==> flow/design.v <==
module sha256_computation (
    input wire clk,                 
    input wire reset,               
    input wire start,               
    input wire [31:0] w_in,         
    input wire [31:0] k_in,         
    input wire [255:0] h_in,        
    output reg [255:0] h_out,       
    output reg done                 
);
    reg [31:0] a, b, c, d, e, f, g, h;
    reg [31:0] t1, t2;
    reg [6:0] round;                
    reg [255:0] h_temp;             
    function [31:0] ch;
        input [31:0] x, y, z;
        begin
            ch = (x & y) ^ (~x & z);
        end
    endfunction
    function [31:0] maj;
        input [31:0] x, y, z;
        begin
            maj = (x & y) ^ (x & z) ^ (y & z);
        end
    endfunction
    function [31:0] sigma0;
        input [31:0] x;
        begin
            sigma0 = ({x[1:0], x[31:2]} ^ {x[12:0], x[31:13]} ^ {x[21:0], x[31:22]});
        end
    endfunction
    function [31:0] sigma1;
        input [31:0] x;
        begin
            sigma1 = ({x[5:0], x[31:6]} ^ {x[10:0], x[31:11]} ^ {x[24:0], x[31:25]});
        end
    endfunction
    always @(posedge clk or posedge reset) begin
        if (reset) begin
            a <= 0;
            b <= 0;
            c <= 0;
            d <= 0;
            e <= 0;
            f <= 0;
            g <= 0;
            h <= 0;
            round <= 0;
            done <= 0;
            h_out <= 0;
            h_temp <= 0;
        end
        else if (start && round == 0) begin
            a <= h_in[255:224];
            b <= h_in[223:192];
            c <= h_in[191:160];
            d <= h_in[159:128];
            e <= h_in[127:96];
            f <= h_in[95:64];
            g <= h_in[63:32];
            h <= h_in[31:0];
            h_temp <= h_in;  
            round <= 0;
            done <= 0;
        end
        else if (round < 64) begin
            t1 <= h + sigma1(e) + ch(e, f, g) + k_in + w_in;
            t2 <= sigma0(a) + maj(a, b, c);
            h <= g;
            g <= f;
            f <= e;
            e <= d + t1;
            d <= c;
            c <= b;
            b <= a;
            a <= t1 + t2;
            round <= round + 1;
        end
        else if (round == 64) begin
            h_out[255:224] <= h_temp[255:224] + a;
            h_out[223:192] <= h_temp[223:192] + b;
            h_out[191:160] <= h_temp[191:160] + c;
            h_out[159:128] <= h_temp[159:128] + d;
            h_out[127:96]  <= h_temp[127:96]  + e;
            h_out[95:64]   <= h_temp[95:64]   + f;
            h_out[63:32]   <= h_temp[63:32]   + g;
            h_out[31:0]    <= h_temp[31:0]    + h;
            done <= 1;
            round <= round + 1;
        end
    end
endmodule
* From RTL to reports: sha256_computation
The steps from the RTL of sha256_computation to its reports follow in flow order. Line numbers count from 1 in the design file above. Cell names lack the library's common part. A cell with -- has no value.
Design: design top sha256_computation, clock input clk, standard-cell library sky130hd, corner tt_025C_1v80

* Word level
Counts by Yosys on the flattened word-level netlist (proc, flatten, opt, wreduce; memories kept). Register bits leave out memories and registers merged into their read ports (data or address). Print and check cells are left out. Cells with the same type and inputs are merged into one.
Operators by class: $add $sub $neg 16, $lt $le $gt $ge 1, equality and inequality tests 2, multiplexer cells 22, bitwise logic cells 16, reductions and logical operators 8
Operators with widths (count):
- 2-to-1 mux 32 bit | 16
- adder 32 bit | 15
- XOR 32 bit | 7
- bitwise AND 32 bit | 5
- NOT 32 bit | 1
- 2-to-1 mux 7 bit | 3
- adder 7 x 1 -> 7 bit (second input constant) | 1
- < comparator 7 bit (second input constant) | 1
- == test 7 bit (second input constant) | 1
- logical NOT 7 bit | 1
- AND reduction 3 bit | 2
- nonzero test 2 bit | 2
- NOT 1 bit | 3
- nonzero test 3 bit | 1
- 2-to-1 mux 1 bit | 3
- inequality test 2 bit (second input constant) | 1
- AND reduction 2 bit | 1
- logical AND 1 bit | 1
Bit counts: register bits 840, output and inout port bits 257, elaborated cells 86

* Depth
Depth = most cells in a row (Yosys ltp): at word level without a register or memory, in the mapped netlist without a sequential cell, where the memories' decode and read muxes count.
Depth: depth after elaboration 6, ABC_AREA 0, depth in mapped cells 20, gate-level depth less buffers 19

* After synthesis
The flow's flattened synthesis, as Yosys stat reports it; memories are mapped. The netlist is that of the ABC_AREA named above (0 if unset); the other value can give another one.
Synthesis totals: mapped cells 6071, synthesis area 53153.5 sq um, sequential part of the area 21340.5 sq um, flip-flops 840, buffer cells 267
Cell types (count):
- dfrtp_1 | 776
- nand2_1 | 1575
- ha_1 | 375
- xnor2_1 | 314
- fa_1 | 103
- o21ai_0 | 398
- edfxtp_1 | 64
- a21oi_1 | 306
- xor2_1 | 160
- inv_1 | 352
- a21o_1 | 174
- nand3_1 | 226
- clkbuf_1 | 259
- nor2_1 | 169
- o211ai_1 | 72
- o21bai_1 | 53
- o21a_1 | 46
- maj3_1 | 31
Other cell types: 72; their cells: 618.

* Timing after synthesis
Source: OpenSTA report_checks on the synthesized netlist (no wires, ideal clock, input and output delay 20% of the period each), path of least setup slack; recovery checks are left aside. Register names are those of the netlist, which keeps one name where synthesis merged equal registers.
Timing path post-synthesis: kind in2reg, start point input w_in[2], end point register t1[30], clock period 7.4 ns, input delay 1.480 ns, launch time at the first pin 1.480 ns, arrival 5.354 ns, setup slack 1.788 ns, path delay 4.132 ns, stages on the path 18, period reached after synthesis 5.612 ns
"path delay" = arrival - input delay + setup time. "stages on the path": output pins that drive a net of the path, with the launching flip-flop's if there is one; two outputs of one cell count as two. "period reached after synthesis" is the clock period less the worst setup slack; recovery checks do not enter. This is arithmetic on one report: input and output delays are still those of the set period (20% each). Between the ends stands the longest chain of elaborated cells between them, by number of cells; it is not shown to be the way that was timed. Of several equally long chains one is given. A line is the first line of the expression or statement that the cell stems from. Yosys adds cells for indexed reads and writes and turns some case tables into memories.
Between the ends, post-synthesis: cell sequence inv_1 > fa_1 > inv_1 > fa_1 > inv_1 > fa_1 > inv_1 > ha_1 > a211oi_1 > nor2_1 > o31a_1 > a31o_1 > a311o_1 > a211oi_2 > nor3b_1 > a221o_1 > a21oi_1 > xnor2_1, length of the longest elaborated chain 1
RTL lines, path post-synthesis:
- start, declared | RTL line 5 | input wire [31:0] w_in,
- adder 32 bit | RTL line 68 | t1 <= h + sigma1(e) + ch(e, f, g) + k_in + w_in;
- end, assigned | RTL line 68
- end, declared | RTL line 12 | reg [31:0] t1, t2;

* Path in the finished layout
Path of least setup slack in the final report of run B (OpenROAD, finished layout, wires in). Where an end is a register, its clock arrival counts in the times.
Timing path after layout: kind reg2reg, start point register h[2], end point register t1[28], clock period 4.25 ns, launch time at the first pin 0.74 ns, arrival 5.35 ns, setup slack -0.58 ns, stages on the path 20
Between the ends stands the longest chain of elaborated cells between them, by number of cells; it is not shown to be the way that was timed. Of several equally long chains one is given. A register here has more assigning lines than the two given.
Between the ends, after layout: cell sequence dfrtp_1 > inv_2 > fa_1 > inv_2 > fa_1 > inv_2 > fa_2 > inv_2 > ha_4 > a211oi_4 > nor2_2 > o31a_1 > a31o_1 > a311o_1 > buf_4 > buf_6 > a211oi_4 > o31ai_2 > a21oi_1 > xnor2_1, length of the longest elaborated chain 4
RTL lines, path after layout:
- start, declared | RTL line 11 | reg [31:0] a, b, c, d, e, f, g, h;
- start, assigned | RTL line 62 | h <= h_in[31:0];
- start, assigned | RTL line 70 | h <= g;
- adder 32 bit x4 | RTL line 68 | t1 <= h + sigma1(e) + ch(e, f, g) + k_in + w_in;
- end, assigned | RTL line 68
- end, declared | RTL line 12 | reg [31:0] t1, t2;

Settings and measured results of 2 stored flow runs for module sha256_computation (sky130hd), not sorted in any way. The constraints put input and output delay at 20% of the set period each and load the outputs with 0.01 pF.
By "period achieved" is meant the clock period of the run minus its worst setup slack. This is arithmetic on one report: input and output delays are still those of the set period (20% each).
"critical setup path time" means the part of the period allowed to the worst setup path (the constraints hold back 20% at inputs and 20% at outputs) less its slack; where the path has registers, the arrival times of their clocks count too.

* Run A | settings: period_ns 7.72; CORE_UTILIZATION 54; CELL_PAD_IN_SITES_GLOBAL_PLACEMENT 0; CELL_PAD_IN_SITES_DETAIL_PLACEMENT 2; TNS_END_PERCENT 85; ABC_AREA 0; GPL_TIMING_DRIVEN 0; CTS_CLUSTER_DIAMETER 208; CAP_MARGIN 5; SLEW_MARGIN 30; CORE_MARGIN 2 | incomplete, placement halted on DPL-0033
* Run B | settings: period_ns 4.25; CORE_UTILIZATION 34; SETUP_SLACK_MARGIN 1.12; PLACE_DENSITY 0.57; HOLD_SLACK_MARGIN 0.16; CORE_ASPECT_RATIO 1.29; CELL_PAD_IN_SITES_GLOBAL_PLACEMENT 2; CELL_PAD_IN_SITES_DETAIL_PLACEMENT 2; TNS_END_PERCENT 55; ABC_AREA 0; GPL_ROUTABILITY_DRIVEN 0; CTS_CLUSTER_SIZE 58; CTS_CLUSTER_DIAMETER 306; CAP_MARGIN 35; SLEW_MARGIN 35; MIN_ROUTING_LAYER met1; CORE_MARGIN 2 | results: synthesized cell area 53,153.5 sq um; period achieved 4.834 ns; lowest hold slack 0.501 ns; worst setup slack after layout -0.584 ns; full die area 159,537.0 sq um; utilization after layout 0.444; standard-cell area after layout 68,946.1 sq um; critical setup path time 4.83 ns; type of the worst setup path reg2reg
